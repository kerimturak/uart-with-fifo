==> flow/design.v <==
module count_fifo #(  
    parameter DATA_WIDTH = 8,   
    parameter FIFO_DEPTH = 4   
)(
    input  logic clk,           
    input  logic rst,           
    input  logic write_en,      
    input  logic read_en,       
    input  logic [DATA_WIDTH-1:0] write_data,  
    output logic [DATA_WIDTH-1:0] read_data,   
    output logic full,           
    output logic empty           
);
    localparam ADDR_WIDTH = $clog2(FIFO_DEPTH);  
    logic [DATA_WIDTH-1:0] fifo_mem [FIFO_DEPTH];  
    logic [ADDR_WIDTH-1:0] write_ptr, read_ptr;        
    logic [ADDR_WIDTH:0] fifo_count;                   
    always_ff @(posedge clk) begin
        if (rst) begin
            write_ptr <= 0;
            read_ptr <= 0;
            fifo_count <= 0;
        end else begin
            case ({write_en, read_en})
                2'b10: fifo_count <= fifo_count + 1;  
                2'b01: fifo_count <= fifo_count - 1;  
                default: fifo_count <= fifo_count;    
            endcase
            if (write_en && !full) begin
                fifo_mem[write_ptr] <= write_data;
                write_ptr <= write_ptr + 1;
            end
            if (read_en && !empty) begin
                read_data <= fifo_mem[read_ptr];
                read_ptr <= read_ptr + 1;
            end
        end
    end
    assign full  = (fifo_count == FIFO_DEPTH);
    assign empty = (fifo_count == 0);
endmodule
module le_fifo#(  
    parameter DATA_WIDTH = 8,   
    parameter FIFO_DEPTH = 4   
)(
    input  logic clk,           
    input  logic rst,           
    input  logic write_en,      
    input  logic read_en,       
    input  logic [DATA_WIDTH-1:0] write_data,  
    output logic [DATA_WIDTH-1:0] read_data,   
    output logic full,           
    output logic empty           
);
    localparam ADDR_WIDTH = $clog2(FIFO_DEPTH);  
    logic [DATA_WIDTH-1:0] fifo_mem [FIFO_DEPTH];  
    logic [ADDR_WIDTH-1:0] write_ptr, read_ptr;        
    logic wrap_around;
    always_ff @(posedge clk) begin
        if (rst) begin
            write_ptr <= 0;
            read_ptr <= 0;
        end else begin
            if (write_en && !full) begin
                fifo_mem[write_ptr] <= write_data;
                write_ptr <= write_ptr + 1;
            end
            if (read_en && !empty) begin
                read_data <= fifo_mem[read_ptr];
                read_ptr <= read_ptr + 1;
            end
        end
    end
    assign full = ((write_ptr+1'b1) == read_ptr);  
    assign empty = (write_ptr == read_ptr);
endmodule
module wbit_fifo#(   
    parameter DATA_WIDTH = 8,   
    parameter FIFO_DEPTH = 4   
)(
    input  logic clk,           
    input  logic rst,           
    input  logic write_en,      
    input  logic read_en,       
    input  logic [DATA_WIDTH-1:0] write_data,  
    output logic [DATA_WIDTH-1:0] read_data,   
    output logic full,           
    output logic empty           
);
    localparam ADDR_WIDTH = $clog2(FIFO_DEPTH);  
    logic [DATA_WIDTH-1:0] fifo_mem [FIFO_DEPTH];  
    logic [ADDR_WIDTH:0] write_ptr, read_ptr;        
    logic wrap_around;
    always_ff @(posedge clk) begin
        if (rst) begin
            write_ptr <= 0;
            read_ptr <= 0;
        end else begin
            if (write_en && !full) begin
                fifo_mem[write_ptr[ADDR_WIDTH-1:0]] <= write_data;
                write_ptr <= write_ptr + 1;
            end
            if (read_en && !empty) begin
                read_data <= fifo_mem[read_ptr[ADDR_WIDTH-1:0]];
                read_ptr <= read_ptr + 1;
            end
        end
    end
    assign wrap_around  = (write_ptr[ADDR_WIDTH] ^ read_ptr[ADDR_WIDTH]);
    assign full = wrap_around & (write_ptr[ADDR_WIDTH-1:0] == read_ptr[ADDR_WIDTH-1:0]);
    assign empty = (write_ptr == read_ptr);
endmodule
==> Tool chain data of le_fifo <==
What the tools print for le_fifo, step after step.
Line numbers count from 1 in the design file above.
Operators: Yosys type, input widths -> output width; for muxes data width and select width s.
Cell names lack the library's common part.
{ "design": {"top_module": "le_fifo", "clock_port": "clk", "cell_library": "sky130hd", "corner": "tt_025C_1v80"} }

==> After elaboration <==
Yosys after proc, flatten, opt, wreduce and memory -nomap, before mapping. Enables and synchronous resets that opt folds into registers are not counted as muxes. Memory bits, and registers merged into a memory's read port (data or address), are not among the register bits. Print and check cells are not counted.
Memory sizes are those after Yosys's memory passes, which may raise the word count (mostly to a power of two), join words into wider ones and drop unused or constant bits.
{ "op_classes": {"add_sub_neg": 3, "equal": 2, "n_mux": 6, "bitwise": 1, "n_reduce_logical": 5} }
{ "ops": {"columns": ["operator", "count"], "rows": [
  ["$mux 8", 2],
  ["$add 2x1->2 const B", 3],
  ["$eq 2x2->1", 2],
  ["$mux 2", 2],
  ["$logic_and 1x1->1", 2],
  ["$logic_not 1->1", 2],
  ["$reduce_and 2->1", 1],
  ["$mux 1", 2],
  ["$not 1->1", 1]
]} }
{ "word_totals": {"ff_bits": 4, "mem_bits_rw": 32, "clocked_rd_ports_x_width": 8, "n_memories": 1, "out_inout_bits": 10, "elab_cells": 20} }
{ "memory_table": {"columns": ["memory", "size", "width", "rd", "write_ports", "line_no", "rtl"], "rows": [
  ["fifo_mem", 4, 8, 1, 1, 56, "logic [DATA_WIDTH-1:0] fifo_mem [FIFO_DEPTH];"]
]} }

==> Logic depth <==
Depth = most cells in a row (Yosys ltp): at word level without a register or memory, in the mapped netlist without a sequential cell, where the memories' decode and read muxes count.
{ "depth": {"depth_word": 6, "ABC_AREA": 1, "mapped_depth": 7, "mapped_depth_nobuf": 7} }

==> After synthesis <==
The flow's flattened synthesis, as Yosys stat reports it; memories are mapped. The netlist is that of the ABC_AREA named above (0 if unset); the other value can give another one.
The area totals of this step are shown rounded.
{ "types": {"columns": ["cell", "count"], "rows": [
  ["edfxtp_1", 40],
  ["dfxtp_1", 4],
  ["nor2_1", 21],
  ["o21ai_0", 15],
  ["ha_1", 4],
  ["o22ai_1", 8],
  ["inv_1", 12],
  ["nand2_1", 11],
  ["nor3_2", 4],
  ["nand2_4", 2],
  ["a21oi_1", 4],
  ["nand2_2", 3],
  ["xnor2_1", 2],
  ["nand3_1", 3],
  ["buf_6", 1],
  ["buf_2", 2],
  ["buf_4", 1],
  ["o21ai_1", 1],
  ["inv_2", 1]
]} }
{ "mapped": {"stdcells": 139, "yosys_area_um2": 1790, "ffs": 44, "buffers": 4} }

==> Worst setup path after synthesis <==
Source: OpenSTA report_checks on the synthesized netlist (no wires, ideal clock, input and output delay 20% of the period each), path of least setup slack; recovery checks are left aside. Register names are those of the netlist, which keeps one name where synthesis merged equal registers.
{ "synth_timing": {"path_kind": "register -> register", "from": "register write_ptr[0]", "to": "memory fifo_mem[0][0]", "tclk_ns": 2.36, "launch_ns": 0.000, "t_arrival_ns": 1.526, "required_ns": 1.990, "path_slack_ns": 0.464, "path_delay_ns": 1.896, "driving_pins": 7, "n_path_buf": 0, "synth_period_reached_ns": 1.896} }
"path_delay_ns" = arrival - input delay + setup time.
"driving_pins" counts driving pins, that of a launching flip-flop among them; a cell with two outputs on the path counts twice.
"synth_period_reached_ns" is the clock period less the worst setup slack; recovery checks do not enter. This is arithmetic on one report: input and output delays are still those of the set period (20% each).
The rows between start and end are the longest chain of elaborated cells between them; the timing report does not say that the signal goes this way. Where chains are equally long, one stands for them.
A line is the first line of the expression or statement that the cell stems from. Yosys adds cells for indexed reads and writes and turns some case tables into memories.
Only ways into the end's enable, where the timed path ends, are counted here.
{ "synth_between": {"path_cell_list": "dfxtp_1 > inv_1 > ha_1 > xnor2_1 > nand2_4 > nand2_4 > nor3_2", "elab_chain_len": 6} }
{ "synth_rtl": {"columns": ["element", "line_no", "rtl"], "rows": [
  ["start, declared", 57, "logic [ADDR_WIDTH-1:0] write_ptr, read_ptr;"],
  ["start, assigned", 61, "write_ptr <= 0;"],
  ["start, assigned", 66, "write_ptr <= write_ptr + 1;"],
  ["$add 2x1->2", 74, "assign full = ((write_ptr+1'b1) == read_ptr);"],
  ["$eq 2x2->1", 74, null],
  ["$logic_not 1->1", 64, "if (write_en && !full) begin"],
  ["$logic_and 1x1->1", 64, null],
  ["$mux 2", 64, null],
  ["$mux 2", 60, "if (rst) begin"],
  ["end, declared", 56, "logic [DATA_WIDTH-1:0] fifo_mem [FIFO_DEPTH];"]
]} }

==> Timing after layout <==
Path of least setup slack in the final report of run 1 (OpenROAD, finished layout, wires in). Where an end is a register, its clock arrival counts in the times.
{ "layout_timing": {"path_kind": "register -> output", "from": "register write_ptr[0]", "to": "output full", "tclk_ns": 1.77, "output_delay_ns": 0.35, "launch_ns": 0.29, "t_arrival_ns": 1.34, "required_ns": 1.42, "path_slack_ns": 0.07, "driving_pins": 7, "n_path_buf": 1} }
The rows between start and end are the longest chain of elaborated cells between them; the timing report does not say that the signal goes this way. Where chains are equally long, one stands for them.
{ "layout_between": {"path_cell_list": "dfxtp_4 > inv_4 > ha_4 > xnor2_4 > nand2_4 > inv_1 > buf_2", "elab_chain_len": 2} }
{ "layout_rtl": {"columns": ["element", "line_no", "rtl"], "rows": [
  ["start, declared", 57, "logic [ADDR_WIDTH-1:0] write_ptr, read_ptr;"],
  ["start, assigned", 61, "write_ptr <= 0;"],
  ["start, assigned", 66, "write_ptr <= write_ptr + 1;"],
  ["$add 2x1->2", 74, "assign full = ((write_ptr+1'b1) == read_ptr);"],
  ["$eq 2x2->1", 74, null],
  ["end, declared", 52, "output logic full,"]
]} }

Data sheet: physical implementation of le_fifo

Module le_fifo, platform sky130hd: 2 stored runs of the flow (Yosys, OpenROAD) with differing settings, in no particular order. Input and output delays are each 20% of the period that was set; the output load is 0.01 pF.
By "period_less_ws_ns" is meant the clock period of the run minus its worst setup slack. This is arithmetic on one report: input and output delays are still those of the set period (20% each).
"timing.worst_path_ns" means the part of the period allowed to the worst setup path (the constraints hold back 20% at inputs and 20% at outputs) less its slack; where the path has registers, the arrival times of their clocks count too.
"power.total_uw" rests on the timing tool's default activity at the inputs, not on a simulated workload.
Results are given in rounded form.
[
  {
    "run": "run 1",
    "settings": { "period_ns": 1.77, "CORE_UTILIZATION": 57, "SETUP_SLACK_MARGIN": 0.49, "PLACE_DENSITY": 0.66, "CORE_ASPECT_RATIO": 0.69, "TNS_END_PERCENT": 25, "ABC_AREA": 1, "CTS_CLUSTER_SIZE": 88, "MIN_ROUTING_LAYER": "met2", "CAP_MARGIN": 20, "CORE_MARGIN": 2, "SLEW_MARGIN": 20 },
    "results": { "timing.worst_path_ns": 1.34, "worst_path_kind": "register -> output", "finish.stdcell_area_um2": 2410, "design.die.area_um2": 3620, "final_setup_tns_ns": 0.000, "setup_ws_ns": 0.073, "period_less_ws_ns": 1.697, "power.total_uw": 2710, "synthesis_area_um2": 1790 }
  },
  {
    "run": "run 2",
    "settings": { "period_ns": 3.12, "CORE_UTILIZATION": 33, "PLACE_DENSITY": 0.89, "HOLD_SLACK_MARGIN": 0.08, "CORE_ASPECT_RATIO": 0.63, "GPL_TIMING_DRIVEN": 0, "GPL_ROUTABILITY_DRIVEN": 1, "CTS_CLUSTER_DIAMETER": 388, "MIN_ROUTING_LAYER": "met2", "CAP_MARGIN": 20, "CORE_MARGIN": 2, "SLEW_MARGIN": 20 },
    "results": { "final_setup_tns_ns": 0.000, "design.die.area_um2": 5800, "synthesis_area_um2": 1710, "power.total_uw": 1490, "setup_ws_ns": 0.208, "timing.worst_path_ns": 2.29, "worst_path_kind": "register -> output", "finish.stdcell_area_um2": 2090, "period_less_ws_ns": 2.912 }
  }
]
